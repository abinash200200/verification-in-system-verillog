==> flow/design.v <==
interface cou;
  logic [3:0] data;      
  logic load;            
  logic clk;             
  logic rst;             
  logic up_down;         
  logic [3:0] count;     
endinterface             
interface inter;
  logic [7:0] din;    
  logic [7:0] addr;   
  logic clk;          
  logic we;           
  logic rst;          
  logic [7:0] dout;   
endinterface
interface intf;
	logic clk, rd, wr;        
	logic full, empty;        
	logic [7:0]data_in;       
	logic [7:0]data_out;      
	logic rst;                
endinterface
module fifo(
	input clk, rst, wr, rd,
	input [7:0]din,
	output reg [7:0]dout,
	output empty, full);
reg [3:0]wptr=0, rptr=0;                     
reg [4:0]cnt=0;                              
reg [7:0] mem [15:0];                        
always @(posedge clk)
begin
	if(rst)                              
	begin
		wptr <= 0;
		rptr <= 0;
		cnt  <= 0;
	end
	else if(wr && !full)                 
	begin
		mem[wptr] <= din;
		wptr      <= wptr + 1;
		cnt       <= cnt + 1;
	end
	else if(rd && !empty)                
	begin
		dout <= mem[rptr];
		rptr <= rptr + 1;
		cnt  <= cnt - 1;
	end
end
assign empty = (cnt == 0) ? 1'b1 : 1'b0;     
assign full  = (cnt == 16) ? 1'b1 : 1'b0;
endmodule
## Reports on fifo

Tool output for the design above, in the order of the flow.
Lines are those of the file above, counted from 1.
Cell names lack the library's common part.
Not given: n/a

- Top: fifo
- Clock port: clk
- Cell library: sky130hd
- Library corner: tt_025C_1v80

## After elaboration

Yosys after proc, flatten, opt, wreduce and memory -nomap, before mapping. Memory bits, and registers merged into a memory's read port (data or address), are not among the register bits. Print and check cells are not counted. Equal cells are merged and count once.
Yosys's memory passes give these memory sizes; they may raise the number of words (mostly to a power of two), join words into wider ones and drop unused or constant bits.

- Flip-flop bits (word level): 13
- Elaborated cells: 29
- RAM bits: 128
- Memories kept: 1
- Output and inout port bits: 10
- Word width x clocked read ports: 8
- Input bits: 12

Memory list:

| memory | depth | width | read ports | write ports | line | source |
|---|---|---|---|---|---|---|
| mem | 16 | 8 | 1 | 1 | 31 | `reg [7:0] mem [15:0];` |

- Bitwise logic cells: 2
- Mux-type cells: 10
- Reduce/logical cells: 8
- $add $sub $neg: 4
- Equal/unequal tests: 1

Operators by type and width:

| kind | number |
|---|---|
| two-way mux 8 bit | 2 |
| two-way mux 5 bit | 2 |
| adder 4 x 1 -> 4 bit (second input constant) | 2 |
| two-way mux 4 bit | 2 |
| adder 5 x 1 -> 5 bit (second input constant) | 1 |
| subtractor 5 x 1 -> 5 bit (second input constant) | 1 |
| == test 5 bit (second input constant) | 1 |
| zero test 5 bit | 1 |
| two-way mux 1 bit | 4 |
| AND reduction 3 bit | 1 |
| logical AND 1 bit | 2 |
| inverter 1 bit | 2 |
| zero test 1 bit | 2 |
| AND reduction 2 bit | 1 |
| nonzero test 2 bit | 1 |

## Longest topological paths

Depth = most cells in a row (Yosys ltp): at word level without a register or memory, in the mapped netlist without a sequential cell, where the memories' decode and read muxes count.

- Depth after elaboration: 6
- ABC_AREA: 0
- Mapped depth: 9
- Gate-level depth less buffers: 8

## Mapped cells and area

Source: synth_stat.txt of the flow (Yosys; design flattened, memories mapped). It holds for the ABC_AREA given above (unset counts as 0); a run with the other value may have another netlist.

- Standard cells after synthesis: 359
- Synthesis area: 0.0060583 sq mm
- Mapped flip-flops: 149
- Buffer cells: 18

Cells by type:

| type | number |
|---|---|
| edfxtp_1 | 136 |
| mux4_2 | 16 |
| mux2i_1 | 33 |
| dfxtp_1 | 13 |
| a221oi_1 | 16 |
| ha_1 | 8 |
| nor2_1 | 26 |
| o21ai_0 | 14 |
| a22oi_1 | 8 |
| nand2_1 | 15 |
| a21oi_1 | 9 |
| buf_2 | 9 |
| clkbuf_1 | 9 |
| inv_1 | 8 |
| o41ai_4 | 1 |
| xnor2_1 | 3 |
| xor2_1 | 3 |
| o211ai_2 | 2 |

Not listed: further types 21, cells in them 30.

## Timing after synthesis

OpenSTA on the mapped netlist: ideal clock, no wires. The path of least setup slack (recovery checks aside). Input and output delay are each 20% of the period. Register names are those of the netlist, which keeps one name where synthesis merged equal registers.

- Kind: in2reg
- Start point: in wr
- End point: reg cnt[4]
- Arrival: 2.875 ns
- Driving pins on the path: 9
- Required time: 3.444 ns
- Library setup time: 0.086 ns
- Path delay: 2.255 ns
- Clock period: 3.53 ns
- Buffers on the path: 1
- Launch time at the first pin: 0.706 ns
- Slack: 0.569 ns
- Period reached after synthesis: 2.961 ns

"path delay" is the arrival time less input delay plus setup time.
"driving pins on the path" counts driving pins, that of a launching flip-flop among them; a cell with two outputs on the path counts twice.
"period reached after synthesis" is the clock period less the worst setup slack; recovery checks do not enter. This is arithmetic on one report: input and output delays are still those of the set period (20% each).
The rows between start and end are the longest chain of elaborated cells between them; the timing report does not say that the signal goes this way. Where chains are equally long, one stands for them.
Each line given opens the expression or statement behind the cell; cells for indexed reads and writes are added by Yosys, which also makes memories of some case tables.
A register here has more assigning lines than the two given.

- Path through: clkbuf_1 inv_1 a21oi_1 inv_1 fa_1 a21o_1 a2111o_1 o211a_1 a211oi_1
- Length of the longest elaborated chain: 2

RTL lines, path post-synthesis:

| element | line | source |
|---|---|---|
| from (decl) | 25 | `input clk, rst, wr, rd,` |
| logical AND 1 bit | 40 | `else if(wr && !full)` |
| two-way mux 5 bit | 40 |  |
| to (assign) | 44 | `cnt <= cnt + 1;` |
| to (assign) | 50 | `cnt <= cnt - 1;` |
| to (decl) | 30 | `reg [4:0]cnt=0;` |

## Timing after layout

From the final timing report of flow run A: the path of least setup slack in the routed layout; clock arrival at registers is part of the times.

- Kind: reg2reg
- Start point: reg cnt[1]
- End point: reg cnt[4]
- Driving pins on the path: 9
- Launch time at the first pin: 0.41 ns
- Arrival: 2.49 ns
- Library setup time: 0.08 ns
- Required time: 2.56 ns
- Slack: 0.07 ns
- Buffers on the path: 0
- Clock period: 2.23 ns

The rows between start and end are the longest chain of elaborated cells between them; the timing report does not say that the signal goes this way. Where chains are equally long, one stands for them.
A register here has more assigning lines than the two given.

- Path through: dfxtp_4 nor4_4 a21oi_4 inv_4 ha_4 a21o_1 a2111o_1 o211a_1 a211oi_2
- Length of the longest elaborated chain: 6

RTL lines, path post-layout:

| element | line | source |
|---|---|---|
| from (decl) | 30 | `reg [4:0]cnt=0;` |
| from (assign) | 44 | `cnt <= cnt + 1;` |
| from (assign) | 50 | `cnt <= cnt - 1;` |
| zero test 5 bit | 53 | `assign empty = (cnt == 0) ? 1'b1 : 1'b0;` |
| two-way mux 1 bit | 53 |  |
| zero test 1 bit | 46 | `else if(rd && !empty)` |
| logical AND 1 bit | 46 |  |
| two-way mux 5 bit | 46 |  |
| two-way mux 5 bit | 40 | `else if(wr && !full)` |
| to (assign) | 44 |  |
| to (assign) | 50 |  |
| to (decl) | 30 |  |

==> results <==
fifo through Yosys and OpenROAD on sky130hd: 2 stored runs, unordered, with their settings and measured results. The constraints put input and output delay at 20% of the set period each and load the outputs with 0.01 pF.
"time of the worst setup path" is the time allowed to the run's worst setup path (the clock period less input and output delay, where it has them) less its slack. Clock arrival times count: a late capture clock shortens it, a late launch clock lengthens it.

### Flow run A

==> flow/run.sh <==
#!/bin/bash
# the make line also repeats the synthesis and layout settings of config.mk as NAME=value (left out here)
make -C /OpenROAD-flow-scripts/flow DESIGN_CONFIG=/design/flow/config.mk WORK_HOME=/design/flow/orfs CLKGATE_MAP_FILE= finish
==> flow/config.mk <==
export PLATFORM = sky130hd
export DESIGN_NAME = fifo
export DESIGN_NICKNAME = fifo
export VERILOG_FILES = /design/flow/design.v
export SDC_FILE = /design/flow/constraint.sdc
export NUM_CORES = 4
export LEC_CHECK = 0
export CAP_MARGIN = 20
export CELL_PAD_IN_SITES_GLOBAL_PLACEMENT = 3
export CORE_MARGIN = 2
export CORE_UTILIZATION = 26
export CTS_CLUSTER_DIAMETER = 125
export GPL_ROUTABILITY_DRIVEN = 0
export MAX_ROUTING_LAYER = met4
export MIN_ROUTING_LAYER = met2
export PLACE_DENSITY_LB_ADDON = 0.22
export SLEW_MARGIN = 20
export TNS_END_PERCENT = 50
==> flow/constraint.sdc <==
create_clock -name core_clock -period 2.23 [get_ports {clk}]
set_input_delay 0.4460 -clock core_clock [delete_from_list [all_inputs] [get_ports {clk}]]
set_output_delay 0.4460 -clock core_clock [all_outputs]
set_load 0.01 [all_outputs]

Results of flow run A:
- Synthesis area: 0.0060583 sq mm
- Die outline area: 0.0245377 sq mm
- Utilization of the finished layout: 0.336
- Smallest setup slack: 0.068 ns
- Summed negative setup slack: 0.000 ns
- Time of the worst setup path: 2.16 ns
- Kind of the worst setup path: reg2reg

### Flow run B

==> flow/run.sh <==
#!/bin/bash
# the make line also repeats the synthesis and layout settings of config.mk as NAME=value (left out here)
make -C /OpenROAD-flow-scripts/flow DESIGN_CONFIG=/design/flow/config.mk WORK_HOME=/design/flow/orfs CLKGATE_MAP_FILE= finish
==> flow/config.mk <==
export PLATFORM = sky130hd
export DESIGN_NAME = fifo
export DESIGN_NICKNAME = fifo
export VERILOG_FILES = /design/flow/design.v
export SDC_FILE = /design/flow/constraint.sdc
export NUM_CORES = 4
export LEC_CHECK = 0
export ABC_AREA = 0
export CAP_MARGIN = 20
export CELL_PAD_IN_SITES_GLOBAL_PLACEMENT = 3
export CORE_ASPECT_RATIO = 1.22
export CORE_MARGIN = 2
export CORE_UTILIZATION = 54
export CTS_CLUSTER_DIAMETER = 300
export CTS_CLUSTER_SIZE = 36
export GPL_ROUTABILITY_DRIVEN = 1
export GPL_TIMING_DRIVEN = 1
export HOLD_SLACK_MARGIN = 0.11
export PLACE_DENSITY_LB_ADDON = 0.1
export SLEW_MARGIN = 40
==> flow/constraint.sdc <==
create_clock -name core_clock -period 5.25 [get_ports {clk}]
set_input_delay 1.0500 -clock core_clock [delete_from_list [all_inputs] [get_ports {clk}]]
set_output_delay 1.0500 -clock core_clock [all_outputs]
set_load 0.01 [all_outputs]

Results of flow run B:
- Synthesis area: 0.0060583 sq mm
- Die outline area: 0.0120863 sq mm
- Utilization of the finished layout: 0.64
- Smallest setup slack: 1.671 ns
- Summed negative setup slack: 0.000 ns
- Time of the worst setup path: 2.53 ns
- Kind of the worst setup path: in2reg
